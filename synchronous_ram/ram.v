==> flow/design.v <==
 module ram(din,dout,clk,rst,we,re,wr_addr,rd_addr);
parameter
depth=16, width=8,addr=4;
input [width-1:0]din;
input [addr-1:0]wr_addr,rd_addr;
input clk,rst,we,re;
output reg [width-1:0]dout;
reg [width-1:0]mem[depth-1:0];
integer i; always@(posedge clk)
begin
if(rst)
begin
dout<=0;
for(i=0;i<16;i=i+1)
mem[i]<=8'b0;
end
else begin
if(we)
mem[wr_addr]<=din;
else
mem[wr_addr]<=mem[wr_addr];
if(re)
dout<=mem[rd_addr];
else
mem[rd_addr]<=mem[rd_addr];
end
end
endmodule 
## Reports on ram

Tool output for the design above, in the order of the flow.
Lines are those of the file above, counted from 1.
Library cell names are shortened.
Not given: n/a

| design | value |
|---|---|
| top | ram |
| clock input | clk |
| cell library | sky130hd |
| library corner | tt_025C_1v80 |

## Word level

Yosys after proc, flatten, opt, wreduce and memory -nomap, before mapping. Enables and synchronous resets that opt folds into registers are not counted as muxes. Memory bits, and registers merged into a memory's read port (data or address), are not among the register bits. Print and check cells are not counted. Equal cells are merged and count once.
Memory sizes are those after Yosys's memory passes, which may raise the word count (mostly to a power of two), join words into wider ones and drop unused or constant bits.

| word-level totals | value |
|---|---|
| bits in registers | 8 |
| memory bits (writable) | 128 |
| memories kept | 1 |
| input bits | 20 |
| output and inout port bits | 8 |
| cells after elaboration | 21 |

| operators by class | value |
|---|---|
| equality and inequality tests | 1 |
| mux-type cells | 16 |
| bitwise logic cells | 1 |
| reduce/logical cells | 1 |

Memories:

| name | depth | width | RTL line | RTL |
|---|---|---|---|---|
| mem | 16 | 8 | 8 | `reg [width-1:0]mem[depth-1:0];` |

Operator list:

| operator | count |
|---|---|
| 8-bit two-way mux | 7 |
| 4-bit two-way mux | 2 |
| 1-bit two-way mux | 7 |
| 2-bit inequality test with constant B | 1 |
| 2-bit AND reduction | 1 |
| 1-bit OR | 1 |

## Depth

Depth = most cells in a row (Yosys ltp): at word level without a register or memory, in the mapped netlist without a sequential cell, where the memories' decode and read muxes count.

| depth | value |
|---|---|
| depth after elaboration | 4 |
| ABC_AREA | 0 |
| mapped depth | 8 |

## Synthesis result

Source: synth_stat.txt of the flow (Yosys; design flattened, memories mapped). It holds for the ABC_AREA given above (unset counts as 0); a run with the other value may have another netlist.
The area totals of this step are shown rounded.

| mapped netlist | value |
|---|---|
| standard cells after synthesis | 543 |
| chip area (Yosys) | 0.00717 mm² |
| sequential part of the area | 0.004 mm² |
| mapped flip-flops | 136 |
| buffer cells | 54 |

Cells by type:

| cell | count | total area (µm²) |
|---|---|---|
| edfxtp_1 | 128 | 3.84E+03 |
| mux2i_1 | 64 | 640.614 |
| a22o_1 | 66 | 578.054 |
| o2bb2ai_1 | 64 | 560.538 |
| a22oi_1 | 30 | 225.216 |
| dfxtp_1 | 8 | 160.154 |
| buf_2 | 18 | 90.086 |
| o211ai_1 | 11 | 82.579 |
| clkbuf_1 | 19 | 71.318 |
| a21bo_2 | 7 | 70.067 |
| nand3b_1 | 9 | 67.565 |
| nand2_1 | 14 | 52.55 |
| nor3b_2 | 4 | 50.048 |
| nor4b_4 | 2 | 47.546 |
| nand3_1 | 9 | 45.043 |
| nor2_1 | 12 | 45.043 |
| a21oi_1 | 8 | 40.038 |
| o21ai_0 | 8 | 40.038 |

Other cell types: 25; their cells: 62.

## Path before layout

Path of least setup slack by OpenSTA after synthesis, without wires, with an ideal clock, recovery checks aside; 20% of the period is set as input and as output delay. Where synthesis merged equal registers, the netlist keeps one of their names.

| path post-synthesis | value |
|---|---|
| path type | input to register |
| from | input rst |
| to | memory mem[0][0] |
| clock period | 4530 ps |
| setup time | 404 ps |
| time at the first pin | 906 ps |
| data arrival time | 2595 ps |
| data required time | 4126 ps |
| slack | 1531 ps |
| delay of the path | 2093 ps |
| stages on the path | 5 |
| path buffers | 2 |
| synthesis period reached | 2999 ps |

"delay of the path" is the arrival time less input delay plus setup time.
"stages on the path" counts driving pins, that of a launching flip-flop among them; a cell with two outputs on the path counts twice.
"synthesis period reached" is the clock period less the worst setup slack; recovery checks do not enter. This is arithmetic on one report: input and output delays are still those of the set period (20% each).
Between the ends stands the longest chain of elaborated cells between them, by number of cells; it is not shown to be the way that was timed. Of several equally long chains one is given.
Each line given opens the expression or statement behind the cell; cells for indexed reads and writes are added by Yosys, which also makes memories of some case tables.
The path ends at the enable pin of a flip-flop; only ways to that pin are counted.

| between the ends, post-synthesis | value |
|---|---|
| cells stage by stage | buf_6 nor3b_1 nand2b_1 clkbuf_1 o311ai_0 |
| cells in the longest elaborated chain | 3 |
| elaborated cells on any way between the ends | 8 |
| source lines of those cells | 1 |

RTL lines, path post-synthesis:

| what | RTL line | RTL |
|---|---|---|
| start, declared | 6 | `input clk,rst,we,re;` |
| 2-bit inequality test | n/a |  |
| 2-bit AND reduction | n/a |  |
| 1-bit OR | n/a |  |
| end, declared | 8 | `reg [width-1:0]mem[depth-1:0];` |

## Worst path after layout

Path of least setup slack in the final report of flow run A (OpenROAD, finished layout, wires in). Where an end is a register, its clock arrival counts in the times.
The report prints the path's times to 10 ps; the period is as set.

| path after layout | value |
|---|---|
| path type | input to register |
| from | input rst |
| to | memory mem[14][1] |
| clock period | 4830 ps |
| setup time | 140 ps |
| time at the first pin | 970 ps |
| data arrival time | 3700 ps |
| data required time | 5110 ps |
| slack | 1410 ps |
| stages on the path | 5 |
| path buffers | 1 |

Between the ends stands the longest chain of elaborated cells between them, by number of cells; it is not shown to be the way that was timed. Of several equally long chains one is given.

| between the ends, after layout | value |
|---|---|
| cells stage by stage | clkdlybuf4s50_1 inv_2 nand4b_2 nor3_1 a22o_1 |
| cells in the longest elaborated chain | 3 |
| elaborated cells on any way between the ends | 12 |
| source lines of those cells | 1 |

RTL lines, path after layout:

| what | RTL line | RTL |
|---|---|---|
| start, declared | 6 | `input clk,rst,we,re;` |
| 2-bit inequality test | n/a |  |
| 2-bit AND reduction | n/a |  |
| 8-bit two-way mux | n/a |  |
| end, declared | 8 | `reg [width-1:0]mem[depth-1:0];` |

==> runs of ram <==
Flow measurements of ram on sky130hd: 2 stored runs with different settings, listed in no order. Input and output delays are each 20% of the period that was set; the output load is 0.01 pF.
"achieved period": clock period set for the run, less the worst setup slack. It is reckoned from that one timing run; input and output delays stay at 20% of the period that was set.
By "time of the worst setup path" is meant the share of the clock period that the worst setup path is allowed (20% is reserved at inputs, 20% at outputs), minus its slack. Clock arrival times at its registers enter into it.
"total power after layout" rests on the timing tool's default activity at the inputs, not on a simulated workload.
"time of the worst setup path" is known to 10 ps.
Values from the reports are rounded here.

#### Flow run A

| setting | value |
|---|---|
| period_ns | `4.83` |
| CORE_UTILIZATION | `59` |
| PLACE_DENSITY_LB_ADDON | `0.05` |
| GPL_TIMING_DRIVEN | `1` |
| GPL_ROUTABILITY_DRIVEN | `0` |
| CTS_CLUSTER_SIZE | `44` |
| CAP_MARGIN | `20` |
| MAX_ROUTING_LAYER | `met4` |
| CORE_MARGIN | `2` |
| SLEW_MARGIN | `20` |

| result | value |
|---|---|
| time of the worst setup path | 2450 ps |
| worst setup path type | input to register |
| total power after layout | 2.84 mW |
| setup total negative slack | 0 ps |
| area of the synthesized netlist | 0.00717 mm² |
| die area | 0.013 mm² |
| worst-case hold slack | 529 ps |
| worst setup slack after layout | 1410 ps |
| achieved period | 3421 ps |
| utilization of the finished layout | 67.7% |
| standard-cell area after layout | 0.00806 mm² |

#### Flow run B

| setting | value |
|---|---|
| period_ns | `2.69` |
| SETUP_SLACK_MARGIN | `-0.14` |
| CAP_MARGIN | `20` |
| CORE_MARGIN | `2` |
| CORE_UTILIZATION | `40` |
| SLEW_MARGIN | `20` |

| result | value |
|---|---|
| total power after layout | 5.22 mW |
| area of the synthesized netlist | 0.00717 mm² |
| setup total negative slack | 0 ps |
| worst setup slack after layout | 296 ps |
| standard-cell area after layout | 0.00872 mm² |
| worst-case hold slack | 514 ps |
| die area | 0.019 mm² |
| achieved period | 2394 ps |
| time of the worst setup path | 1860 ps |
| worst setup path type | input to register |
| utilization of the finished layout | 50.0% |
